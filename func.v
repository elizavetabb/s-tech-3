==> flow/design.v <==
`timescale 1ns / 1ps
module cube (
  input clk_i,
  input rst_i,
  input [7:0] x_bi,
  input start_i,
  output [1:0] busy_o,
  output reg [23:0] y_bo 
);
  localparam IDLE = 2'b00, FIRST_WORK = 2'b01, SECOND_WORK = 2'b10;
  reg [15:0] a;
  reg [7:0] b;
  wire [23:0] result;
  wire mult_busy;
  reg [1:0] state;
  reg start;
  reg start_end;
  assign busy_o=state;
  mult multiple(
    .clk_i(clk_i),
    .rst_i(rst_i),
    .a_bi(a),
    .b_bi(b),
    .start_i(start),
    .busy_o(mult_busy),
    .y_bo(result)
  );
  always @(posedge clk_i)
    if (rst_i) begin
      y_bo <= 0;
      state <= IDLE;
    end else begin
      case (state)
		IDLE:
			if (start_i) begin
					state <= FIRST_WORK;
					a <= {8'b0,x_bi};
					b <= x_bi;
					start <= 1;
					start_end <= 0;
			end
		FIRST_WORK:
			begin
				if (start_end==0) begin
					start_end <= 1;
				end else begin
					start <= 0;
				end
				if (mult_busy==0 && start==0) begin
					state <= SECOND_WORK;
					a <= result[15:0];
					b <= x_bi;
					start <= 1;
					start_end <= 0;
				end
			end
		SECOND_WORK:
			begin
				if (start_end==0) begin
					start_end <= 1;
				end else begin
					start <= 0;
				end
				if (mult_busy==0 && start==0) begin
                    state <= IDLE;
                    y_bo <= result;
				end
			end
	  endcase
    end
endmodule
`timescale 1ns / 1ps
module func(
	input clk_i,
	input rst_i,
	input start_i,
	input [7:0] a_i,
	input [7:0] b_i,
	input change_mode,
	output [1:0] busy_o,
	output [15:0] y_o
);
  localparam IDLE = 2'b00, WORK=2'b10, UNSET_START=2'b01;
  wire [1:0] busy_cube, busy_sqrt;
  reg start_cube,start_sqrt;
  reg [1:0] state;
  reg [23:0] part_result;
  reg mode=1'b0;
  wire [23:0] result_cube;
  wire [3:0] result_sqrt;
  reg [7:0] a,b;
  wire done;
  cube cube1(
	.clk_i(clk_i),
	.rst_i(rst_i),
	.x_bi(a),
	.start_i(start_cube),
	.busy_o(busy_cube),
	.y_bo(result_cube)
  );
  sqrt sqrt1(
	.clk_i(clk_i),
	.rst_i(rst_i),
	.x_i(b),
	.start_i(start_sqrt),
	.busy_o(busy_sqrt),
	.y_o(result_sqrt)
  );
  assign busy_o = state;
  assign done = (busy_sqrt==0 && busy_cube==0 && (result_cube!=0 && a!=0 || result_cube==0 && a==0) && (result_sqrt!=0 && b!=0 || result_sqrt==0 && b==0));  
  assign y_o[7:0]=mode? part_result[23:16]:part_result[7:0];
  assign y_o[15:8]=mode? 0:part_result[15:8];
  always @(posedge clk_i) begin
    if (change_mode) mode=~mode;
    if (rst_i) begin
      part_result <= 0;
      state <= IDLE;
    end else begin
      case (state)
		IDLE:
			if (start_i) begin
			    part_result <= 0;
				a <= a_i;
				b <= b_i;
				start_cube <= 1;
				start_sqrt <= 1;
				state <= UNSET_START;
			end
	    UNSET_START:
	       begin
	           if (busy_cube) begin
	               start_cube <= 0;
	           end
	           if (busy_sqrt) begin
	               start_sqrt <= 0;
	           end
	           if (start_cube==0 && start_sqrt==0) begin
	               state <= WORK;
	           end
	       end
		WORK:
			begin
				if (done) begin
					part_result <= result_cube+result_sqrt;
					state <= IDLE;
				end
			end
	  endcase
      end
    end
endmodule
`timescale 1ns / 1ps
module mult(
  input clk_i,
  input rst_i,
  input [15:0] a_bi,
  input [7:0] b_bi,
  input start_i,
  output busy_o,
  output reg [23:0] y_bo 
);
  localparam IDLE = 1'b0, WORK = 1'b1;
  reg [2:0] ctr;
  wire [2:0] end_step;
  wire [23:0] part_sum;
  wire [23:0] shifted_part_sum;
  reg [7:0] b;
  reg [15:0] a;
  reg [23:0] part_res;
  reg state;
  assign part_sum = a&{16{b[ctr]}};
  assign shifted_part_sum=part_sum<<ctr;
  assign end_step=(ctr==3'h7);
  assign busy_o=state;
  always @(posedge clk_i)
	if (rst_i) begin
		ctr <= 0 ;
		part_res <= 0 ;
		y_bo <= 0 ;
		state <= IDLE;
	end else begin
		case (state)
			IDLE:
				if (start_i) begin
					state <= WORK;
					a <= a_bi;
					b <= b_bi;
					ctr <= 0;
					part_res <= 0;
				end
			WORK:
				begin
					if (end_step) begin
						state <= IDLE;
						y_bo <= part_res+shifted_part_sum;
					end else begin
					   part_res <= part_res+shifted_part_sum;
					   ctr <= ctr+1;
					end
				end
		endcase
	end
endmodule
`timescale 1ns / 1ps
module sqrt(
  input clk_i,
  input rst_i,
  input start_i,
  input [7:0] x_i,
  output [1:0] busy_o,
  output reg [3:0] y_o 
);
  localparam IDLE = 2'b00, Y_WORK = 2'b01, X_WORK = 2'b10;
  reg [6:0] m,y,b;
  reg [7:0] x;
  wire x_above_b,end_step;
  reg [1:0] state;
  assign busy_o=state;
  assign x_above_b=(x>=b);
  assign end_step=(m==0);
  always @(posedge clk_i)
    if (rst_i) begin
      y_o <= 0;
      state <= IDLE;
    end else begin
      case (state)
		IDLE:
			if (start_i) begin
				x <= x_i;
				m <= 7'b1000000;
				y <= 0;
				state <= Y_WORK;
			end
		Y_WORK:
			if (!end_step) begin
				b <= y|m;
				y <= y>>1;
				state <= X_WORK;
			end else begin
				y_o <= y;
				state <= IDLE;
			end
		X_WORK:
			begin
				if (x_above_b) begin
					x <= x-b;
					y <= y|m;
				end
				m <= m>>2;
				state <= Y_WORK;
			end
	  endcase
    end   
endmodule
Reports on func
Tool output for the design above, in the order of the flow.
Line numbers count from 1 in the design file above.
Operators carry their Yosys type and port widths (W data, S select, Z words).
Library cell names are shortened.
{ "inputs": {"top_module": "func", "clk_port": "clk_i", "library": "sky130hd", "pvt_corner": "tt_025C_1v80"} }

Elaborated design
Source: Yosys, flattened and elaborated, memories not mapped. Widths are those after wreduce. Registers that Yosys merges into a memory's read port (data or address) are not register bits. Print and check cells do not count. Equal cells are merged and count once.
{ "word_totals": {"reg_bits": 208, "input_bits": 20, "out_inout_bits": 18, "word_cells": 164} }
{ "classes": {"add_sub_neg": 4, "n_cmp": 1, "eq_ne": 20, "shift": 2, "mux": 52, "bitwise": 9, "reduce_logical": 51} }
{ "op_table": {"columns": ["operator", "count"], "rows": [
  ["$pmux W24 S2", 2],
  ["$mux W24", 4],
  ["$mux W8", 6],
  ["$pmux W16 S2", 1],
  ["$pmux W8 S2", 2],
  ["$mux W16", 2],
  ["$mux W7", 4],
  ["$shl A16 B3 Y24", 1],
  ["$add A24 B24 Y24", 1],
  ["$add A24 B4 Y24", 1],
  ["$logic_not A24 Y1", 1],
  ["$reduce_bool A24 Y1", 1],
  ["$reduce_and A4 Y1", 6],
  ["$pmux W7 S3", 1],
  ["$ne A2 B2 Y1 const B", 9],
  ["$reduce_and A3 Y1", 6],
  ["$pmux W2 S3", 3],
  ["$and A16 B16 Y16", 1],
  ["$logic_not A8 Y1", 2],
  ["$reduce_bool A8 Y1", 2],
  ["$mux W2", 8],
  ["$pmux W7 S2", 1],
  ["$reduce_bool A2 Y1", 6],
  ["$reduce_bool A3 Y1", 4],
  ["$reduce_and A2 Y1", 5],
  ["$mux W1", 10],
  ["$logic_and A1 B1 Y1", 9],
  ["$ne A2 B1 Y1 const B", 4]
]} }
Not listed: further kinds 19, cells in them 36.

Depth
Yosys ltp: most cells in a row. Word level: on the elaborated netlist, between registers, memories and ports. Mapped: between sequential cells and ports; inverters and the memories' decode and read muxes count.
{ "logic_depth": {"depth_word": 7, "abc_area": 0, "ltp_mapped": 16, "depth_no_buf": 13} }

Mapped cells and area
Source: synth_stat.txt of the flow (Yosys; design flattened, memories mapped). It holds for the ABC_AREA given above (unset counts as 0); a run with the other value may have another netlist.
{ "types": {"columns": ["type", "count", "area_total_um2"], "rows": [
  ["edfxtp_1", 95, 2.85E+03],
  ["dfxtp_1", 110, 2.2E+03],
  ["nand2_1", 163, 611.837],
  ["ha_1", 48, 600.576],
  ["a21oi_1", 114, 570.547],
  ["mux2i_1", 29, 290.278],
  ["nand3_1", 54, 270.259],
  ["mux2_2", 22, 247.738],
  ["nor2_1", 62, 232.723],
  ["o21ai_0", 40, 200.192],
  ["xor2_1", 21, 183.926],
  ["clkbuf_1", 45, 168.912],
  ["and2_1", 23, 143.888],
  ["nor2b_1", 21, 131.376],
  ["inv_1", 31, 116.362],
  ["a211oi_1", 15, 112.608],
  ["a21o_1", 14, 105.101],
  ["nor3_1", 21, 105.101]
]} }
Not listed: further types 51, cells in them 197.
{ "mapped": {"stdcells": 1125, "area_um2": 10717.8, "ffs": 205, "n_buf": 61} }
The figures by module come from a second, unflattened synthesis with its own total; it is not the netlist above.
{ "hier_totals": {"cells_unflattened": 1083, "hier_area_um2": 10859.2} }
Each row is one instance without its submodules.
{ "by_module": {"columns": ["mod", "n_inst", "cells", "area_um2", "mod_seq_area_um2"], "rows": [
  ["mult", 1, 510, 4498.1, 1761.7],
  ["func", 1, 237, 2518.7, 1091.0],
  ["cube", 1, 176, 2108.3, 1301.2],
  ["sqrt", 1, 160, 1734.2, 900.9]
]} }

Path before layout
Path of least setup slack by OpenSTA after synthesis, without wires, with an ideal clock, recovery checks aside; 20% of the period is set as input and as output delay. Where synthesis merged equal registers, the netlist keeps one of their names.
{ "synth_path": {"path_type": "input-to-reg", "startpoint": "in rst_i", "endpoint": "reg cube1.a[0]", "tclk_ns": 4.38, "in_delay_ns": 0.876, "setup_time_ns": 0.466, "t_arrival_ns": 3.685, "t_required_ns": 3.914, "setup_slack_ns": 0.229, "path_delay_ns": 3.275, "path_stages": 3, "path_buffers": 2, "synth_period_reached_ns": 4.151} }
"path_delay_ns" = arrival - input delay + setup time.
"path_stages": output pins that drive a net of the path, with the launching flip-flop's if there is one; two outputs of one cell count as two.
"synth_period_reached_ns" is the clock period less the worst setup slack; recovery checks do not enter. This is arithmetic on one report: input and output delays are still those of the set period (20% each).
The rows between start and end are the longest chain of elaborated cells between them; the timing report does not say that the signal goes this way. Where chains are equally long, one stands for them.
Each line given opens the expression or statement behind the cell; cells for indexed reads and writes are added by Yosys, which also makes memories of some case tables.
{ "synth_via": {"cell_sequence": "clkbuf_1 clkbuf_1 nor4_1", "elab_chain_cells": 2, "cells_between": 2, "cone_lines": 0, "classes_between": "logic (1); reduce/logical (1)"} }
{ "synth_rtl": {"columns": ["item", "line_no", "rtl"], "rows": [
  ["from (decl)", 75, "input rst_i,"],
  ["$not A1 Y1", null, null],
  ["$reduce_and A4 Y1", null, null],
  ["to (assign)", 37, "a <= {8'b0,x_bi};"],
  ["to (assign)", 51, "a <= result[15:0];"],
  ["to (decl)", 11, "reg [15:0] a;"]
]} }

Timing after layout
From the final timing report of flow run 1: the path of least setup slack in the routed layout; clock arrival at registers is part of the times.
{ "layout_path": {"path_type": "reg-to-reg", "startpoint": "reg cube1.multiple.b[7]", "endpoint": "reg cube1.multiple.part_res[19]", "tclk_ns": 3.22, "setup_time_ns": 0.10, "t_arrival_ns": 3.80, "t_required_ns": 3.63, "setup_slack_ns": -0.17, "path_stages": 15, "path_buffers": 1} }
The rows between start and end are the longest chain of elaborated cells between them; the timing report does not say that the signal goes this way. Where chains are equally long, one stands for them.
A register here has more assigning lines than the two given.
{ "layout_via": {"cell_sequence": "edfxtp_1 mux4_2 nand2_2 and2_4 nor3_4 a21oi_1 nor2_1 ha_2 o211a_1 a21oi_4 a2111o_2 buf_6 a21oi_4 o21ai_1 a32o_1", "elab_chain_cells": 6, "cells_between": 6, "classes_between": "add/sub (1); shift (2); mux (2); logic (1)"} }
{ "layout_rtl": {"columns": ["item", "line_no", "rtl"], "rows": [
  ["from (decl)", 167, "reg [7:0] b;"],
  ["from (assign)", 187, "b <= b_bi;"],
  ["$shiftx A8 B3 Y1", 171, "assign part_sum = a&{16{b[ctr]}};"],
  ["$and A16 B16 Y16", 171, null],
  ["$shl A16 B3 Y24", 172, "assign shifted_part_sum=part_sum<<ctr;"],
  ["$add A24 B24 Y24", 197, "part_res <= part_res+shifted_part_sum;"],
  ["$mux W24", 193, "if (end_step) begin"],
  ["$pmux W24 S2", 182, "case (state)"],
  ["to (assign)", 178, "part_res <= 0 ;"],
  ["to (assign)", 197, null],
  ["to (decl)", 169, "reg [23:0] part_res;"]
]} }

Measured results for func: 2 stored runs of the Yosys and OpenROAD flow on sky130hd. The settings differ; the order carries no meaning. The constraints put input and output delay at 20% of the set period each and load the outputs with 0.01 pF.
"achieved clock period (ns)" = clock period - worst setup slack. The figure is calculated, with input and output delays left at 20% of the set period.

settings of flow run 1
{
  "period_ns": 3.22,
  "CORE_UTILIZATION": 36,
  "SETUP_SLACK_MARGIN": 0.84,
  "PLACE_DENSITY_LB_ADDON": 0.24,
  "CELL_PAD_IN_SITES_GLOBAL_PLACEMENT": 3,
  "CELL_PAD_IN_SITES_DETAIL_PLACEMENT": 1,
  "ABC_AREA": 0,
  "CTS_CLUSTER_DIAMETER": 240,
  "CAP_MARGIN": 20,
  "CORE_MARGIN": 2,
  "SLEW_MARGIN": 20
}
report of flow run 1
yosys chip area after synthesis (um^2): 10717.8
finish__design__die__area: 31168.1
finish__design__instance__utilization: 0.4865
finish__timing__setup__ws: -0.172
finish__timing__setup__tns: -2.306
finish__timing__hold__ws: 0.425
achieved clock period (ns): 3.392

settings of flow run 2
{
  "period_ns": 4.32,
  "CAP_MARGIN": 20,
  "CORE_MARGIN": 2,
  "CORE_UTILIZATION": 40,
  "SLEW_MARGIN": 20
}
report of flow run 2
yosys chip area after synthesis (um^2): 10717.8
finish__design__die__area: 28119.9
finish__design__instance__utilization: 0.4635
finish__timing__setup__ws: 0.482
finish__timing__setup__tns: 0.000
finish__timing__hold__ws: 0.419
achieved clock period (ns): 3.838
